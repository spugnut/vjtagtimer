==> flow/design.v <==
module Seg7Encoder (input logic [0:7]char, output logic [0:7] seg);
always_comb begin
	case (char)
			8'h30: seg = 8'b11111100;
			8'h31: seg = 8'b01100000;
			8'h32: seg = 8'b11011010;
			8'h33: seg = 8'b11110010;
			8'h34: seg = 8'b01100110;
			8'h35: seg = 8'b10110110;
			8'h36: seg = 8'b00111110;
			8'h37: seg = 8'b11100000;
			8'h38: seg = 8'b11111110;
			8'h39: seg = 8'b11100110;
		default: seg = 8'b0;
	endcase
	seg = ~seg;
end
endmodule
module Timer (input clk, output logic [0:7] display1, input logic [5:0] data, 
input logic write, input logic pause, output logic [5:0] outseconds, input logic forward);
	logic [0:26] tickCounter = 0;
	logic [4:0] actualSeconds = 0;
	logic [0:7] hichar;
	logic [0:7] lochar;
	logic oneshot;
	Seg7Encoder seg1 (actualSeconds+8'h30, display1);	
	assign outseconds = actualSeconds;
	always_ff @ (posedge clk) begin : COUNTER
		if (write == 0) oneshot <= ~oneshot;		
		if (tickCounter == 50000000) begin
			if (forward) actualSeconds <= actualSeconds + 1;				
			else actualSeconds <= actualSeconds - 1;
			tickCounter <= 0;
		end
		if (actualSeconds == 10 && forward) begin
			actualSeconds <= 0;
		end
		if (actualSeconds == 31 && !forward) begin
			actualSeconds <= 9;
		end
		if (!pause) tickCounter <= tickCounter + 1;
		if (write && !oneshot) begin
			oneshot <= 1;
			actualSeconds <= data;
			tickCounter <= 0;
		end
	end
endmodule
### Reports on Timer

The steps from the RTL of Timer to its reports follow in flow order.
Lines are those of the file above, counted from 1.
Operators: Yosys type, input widths -> output width; for muxes data width and select width s.
Library cell names are shortened.
The mark - stands for no value.

* design top: Timer
* clock port: clk
* cell library: sky130hd
* timing corner: tt_025C_1v80

### After elaboration

Counts by Yosys on the flattened word-level netlist (proc, flatten, opt, wreduce; memories kept). Register bits leave out memories and registers merged into their read ports (data or address). Print and check cells are left out. Cells with the same type and inputs are merged into one.

* add/subtract/negate cells: 4
* equal/unequal tests: 14
* mux-type cells: 8
* bitwise gates (word level): 2
* reduce/logical cells: 6

Operator list (count)
* $pmux 8 s10: 1
* $eq 7x6->1 const B: 10
* $mux 27: 2
* $add 27x1->27 const B: 1
* $eq 27x26->1 const B: 1
* $mux 5: 5
* $not 8->8: 1
* $add 5x6->7 const B: 1
* $add 5x1->5 const B: 1
* $sub 5x1->5 const B: 1
* $eq 5x4->1 const B: 1
* $eq 5x5->1 const B: 1
* $reduce_bool 4->1: 1
* $logic_and 1x1->1: 3
* $logic_not 1->1: 2
* $ne 2x1->1 const B: 1
* $not 1->1: 1

* register bits: 33
* output and inout port bits: 14

### Longest topological paths

Depth = most cells in a row (Yosys ltp): at word level without a register or memory, in the mapped netlist without a sequential cell, where the memories' decode and read muxes count.

* word-level depth: 6
* ABC_AREA: 0
* mapped depth: 8

### Mapped cells and area

Source: synth_stat.txt of the flow (Yosys; design flattened, memories mapped). It holds for the ABC_AREA given above (unset counts as 0); a run with the other value may have another netlist.

* standard cells after synthesis: 253
* synthesis area: 0.0021108 sq mm
* flip-flops: 33

Cells by type (count)
* dfxtp_1: 28
* edfxtp_1: 5
* a21oi_1: 24
* nor2_1: 20
* xnor2_1: 8
* nand4_1: 11
* nand2_1: 17
* ha_1: 5
* xor2_1: 7
* nand3_1: 12
* buf_6: 5
* or3_1: 9
* o211ai_1: 7
* nand2b_1: 8
* o21ai_0: 9
* and4_1: 5
* buf_4: 5
* nor2b_1: 6

Other cell types: 32; their cells: 62.
By module: a second synthesis without flattening, with its own total; a netlist apart from the flattened one above.

* cell total of the unflattened synthesis: 258
* area (unflattened synthesis): 0.0021158 sq mm

Each row is one instance without its submodules.

Modules
* Timer: times used 1, cells 222, area 0.0018793 sq mm
* Seg7Encoder: times used 1, cells 36, area 0.0002365 sq mm

### Path before layout

OpenSTA on the mapped netlist: ideal clock, no wires. The path of least setup slack (recovery checks aside). Input and output delay are each 20% of the period. Register names are those of the netlist, which keeps one name where synthesis merged equal registers.

* path type: reg2out
* from: reg actualSeconds[1]
* to: out display1[3]
* clock period: 2870 ps
* arrival: 1381 ps
* required time: 2296 ps
* slack: 915 ps
* delay of the path: 1381 ps
* stages on the path: 6
* path buffers: 2
* synthesis period reached: 1955 ps

"delay of the path" = arrival - input delay + setup time.
At an output port there is no setup time.
"stages on the path": output pins that drive a net of the path, with the launching flip-flop's if there is one; two outputs of one cell count as two.
"synthesis period reached" is the clock period less the worst setup slack; recovery checks do not enter. This is arithmetic on one report: input and output delays are still those of the set period (20% each).
The rows between start and end are the longest chain of elaborated cells between them; the timing report does not say that the signal goes this way. Where chains are equally long, one stands for them.
Each line given opens the expression or statement behind the cell; cells for indexed reads and writes are added by Yosys, which also makes memories of some case tables.
A register here has more assigning lines than the two given.

* cell sequence: edfxtp_1 -> clkbuf_1 -> and2_1 -> clkbuf_1 -> o32ai_1 -> nand2b_1
* cells in the longest elaborated chain: 4

RTL lines, path post-synthesis
* start: declaration: line 22 `logic [4:0] actualSeconds = 0;`
* start: assignment: line 31 `if (forward) actualSeconds <= actualSeconds + 1;`
* start: assignment: line 32 `else actualSeconds <= actualSeconds - 1;`
* $add 5x6->7: line 26 `Seg7Encoder seg1 (actualSeconds+8'h30, display1);`
* $eq 7x6->1: line 3 `case (char)`
* $pmux 8 s10: line 3
* $not 8->8: line 16 `seg = ~seg;`
* end: declaration: line 19 `module Timer (input clk, output logic [0:7] display1, input logic [5:0] data,`

### Worst path after layout

From the final timing report of flow run A: the path of least setup slack in the routed layout; clock arrival at registers is part of the times.
The report prints the path's times to 10 ps; the period is as set.

* path type: reg2out
* from: reg actualSeconds[2]
* to: out display1[3]
* clock period: 2110 ps
* arrival: 1640 ps
* required time: 1690 ps
* slack: 50 ps
* stages on the path: 6
* path buffers: 1

The rows between start and end are the longest chain of elaborated cells between them; the timing report does not say that the signal goes this way. Where chains are equally long, one stands for them.
A register here has more assigning lines than the two given.

* cell sequence: edfxtp_1 -> nor2b_2 -> mux2i_1 -> o32ai_1 -> nand2b_1 -> dlygate4sd2_1
* cells in the longest elaborated chain: 4

RTL lines, path after layout
* start: declaration: line 22 `logic [4:0] actualSeconds = 0;`
* start: assignment: line 31 `if (forward) actualSeconds <= actualSeconds + 1;`
* start: assignment: line 32 `else actualSeconds <= actualSeconds - 1;`
* $add 5x6->7: line 26 `Seg7Encoder seg1 (actualSeconds+8'h30, display1);`
* $eq 7x6->1: line 3 `case (char)`
* $pmux 8 s10: line 3
* $not 8->8: line 16 `seg = ~seg;`
* end: declaration: line 19 `module Timer (input clk, output logic [0:7] display1, input logic [5:0] data,`

Timer through Yosys and OpenROAD on sky130hd: 2 stored runs, unordered, with their settings and measured results. The constraints put input and output delay at 20% of the set period each and load the outputs with 0.01 pF.
"reached clock period" is the run's clock period less its worst setup slack. It is reckoned from that one timing run; input and output delays stay at 20% of the period that was set.
"allowed time less slack (worst setup path)": the worst setup path's part of the clock period (all of it between registers, 20% less for each end at a port) less its slack. A launch clock that arrives late makes it longer, a capture clock that arrives late makes it shorter.
"allowed time less slack (worst setup path)" is given in steps of 10 ps.

### Flow run A

==> flow/run.sh <==
#!/bin/bash
# the make line also repeats the synthesis and layout settings of config.mk as NAME=value (left out here)
make -C /OpenROAD-flow-scripts/flow DESIGN_CONFIG=/design/flow/config.mk WORK_HOME=/design/flow/orfs CLKGATE_MAP_FILE= finish
==> flow/config.mk <==
export PLATFORM = sky130hd
export DESIGN_NAME = Timer
export DESIGN_NICKNAME = Timer
export VERILOG_FILES = /design/flow/design.v
export SDC_FILE = /design/flow/constraint.sdc
export NUM_CORES = 4
export LEC_CHECK = 0
export CAP_MARGIN = 20
export CELL_PAD_IN_SITES_GLOBAL_PLACEMENT = 3
export CORE_MARGIN = 5
export CORE_UTILIZATION = 18
export CTS_CLUSTER_SIZE = 51
export GPL_ROUTABILITY_DRIVEN = 1
export MAX_ROUTING_LAYER = met5
export MIN_ROUTING_LAYER = met2
export PLACE_DENSITY = 0.44
export SETUP_SLACK_MARGIN = -0.02
export SLEW_MARGIN = 30
export TNS_END_PERCENT = 15
==> flow/constraint.sdc <==
create_clock -name core_clock -period 2.11 [get_ports {clk}]
set_input_delay 0.4220 -clock core_clock [delete_from_list [all_inputs] [get_ports {clk}]]
set_output_delay 0.4220 -clock core_clock [all_outputs]
set_load 0.01 [all_outputs]

Results of flow run A:
- Mapped cell area after synthesis: 0.0021108 sq mm
- Area inside the die boundary: 0.0139925 sq mm
- Final utilization: 24.6 %
- Worst setup slack after layout: 47 ps
- Post-route setup TNS: 0 ps
- Final worst hold slack: 425 ps
- Reached clock period: 2063 ps
- Allowed time less slack (worst setup path): 1640 ps
- Type of the worst setup path: reg2out

### Flow run B

==> flow/run.sh <==
#!/bin/bash
# the make line also repeats the synthesis and layout settings of config.mk as NAME=value (left out here)
make -C /OpenROAD-flow-scripts/flow DESIGN_CONFIG=/design/flow/config.mk WORK_HOME=/design/flow/orfs CLKGATE_MAP_FILE= finish
==> flow/config.mk <==
export PLATFORM = sky130hd
export DESIGN_NAME = Timer
export DESIGN_NICKNAME = Timer
export VERILOG_FILES = /design/flow/design.v
export SDC_FILE = /design/flow/constraint.sdc
export NUM_CORES = 4
export LEC_CHECK = 0
export CAP_MARGIN = 20
export CORE_MARGIN = 2
export CORE_UTILIZATION = 34
export CTS_CLUSTER_DIAMETER = 128
export GPL_TIMING_DRIVEN = 0
export SETUP_SLACK_MARGIN = 0.22
export SLEW_MARGIN = 20
export TNS_END_PERCENT = 75
==> flow/constraint.sdc <==
create_clock -name core_clock -period 1.85 [get_ports {clk}]
set_input_delay 0.3700 -clock core_clock [delete_from_list [all_inputs] [get_ports {clk}]]
set_output_delay 0.3700 -clock core_clock [all_outputs]
set_load 0.01 [all_outputs]

Results of flow run B:
- Mapped cell area after synthesis: 0.0021108 sq mm
- Area inside the die boundary: 0.0068542 sq mm
- Final utilization: 52.8 %
- Worst setup slack after layout: -99 ps
- Post-route setup TNS: -207 ps
- Final worst hold slack: 411 ps
- Reached clock period: 1949 ps
- Allowed time less slack (worst setup path): 1580 ps
- Type of the worst setup path: reg2out
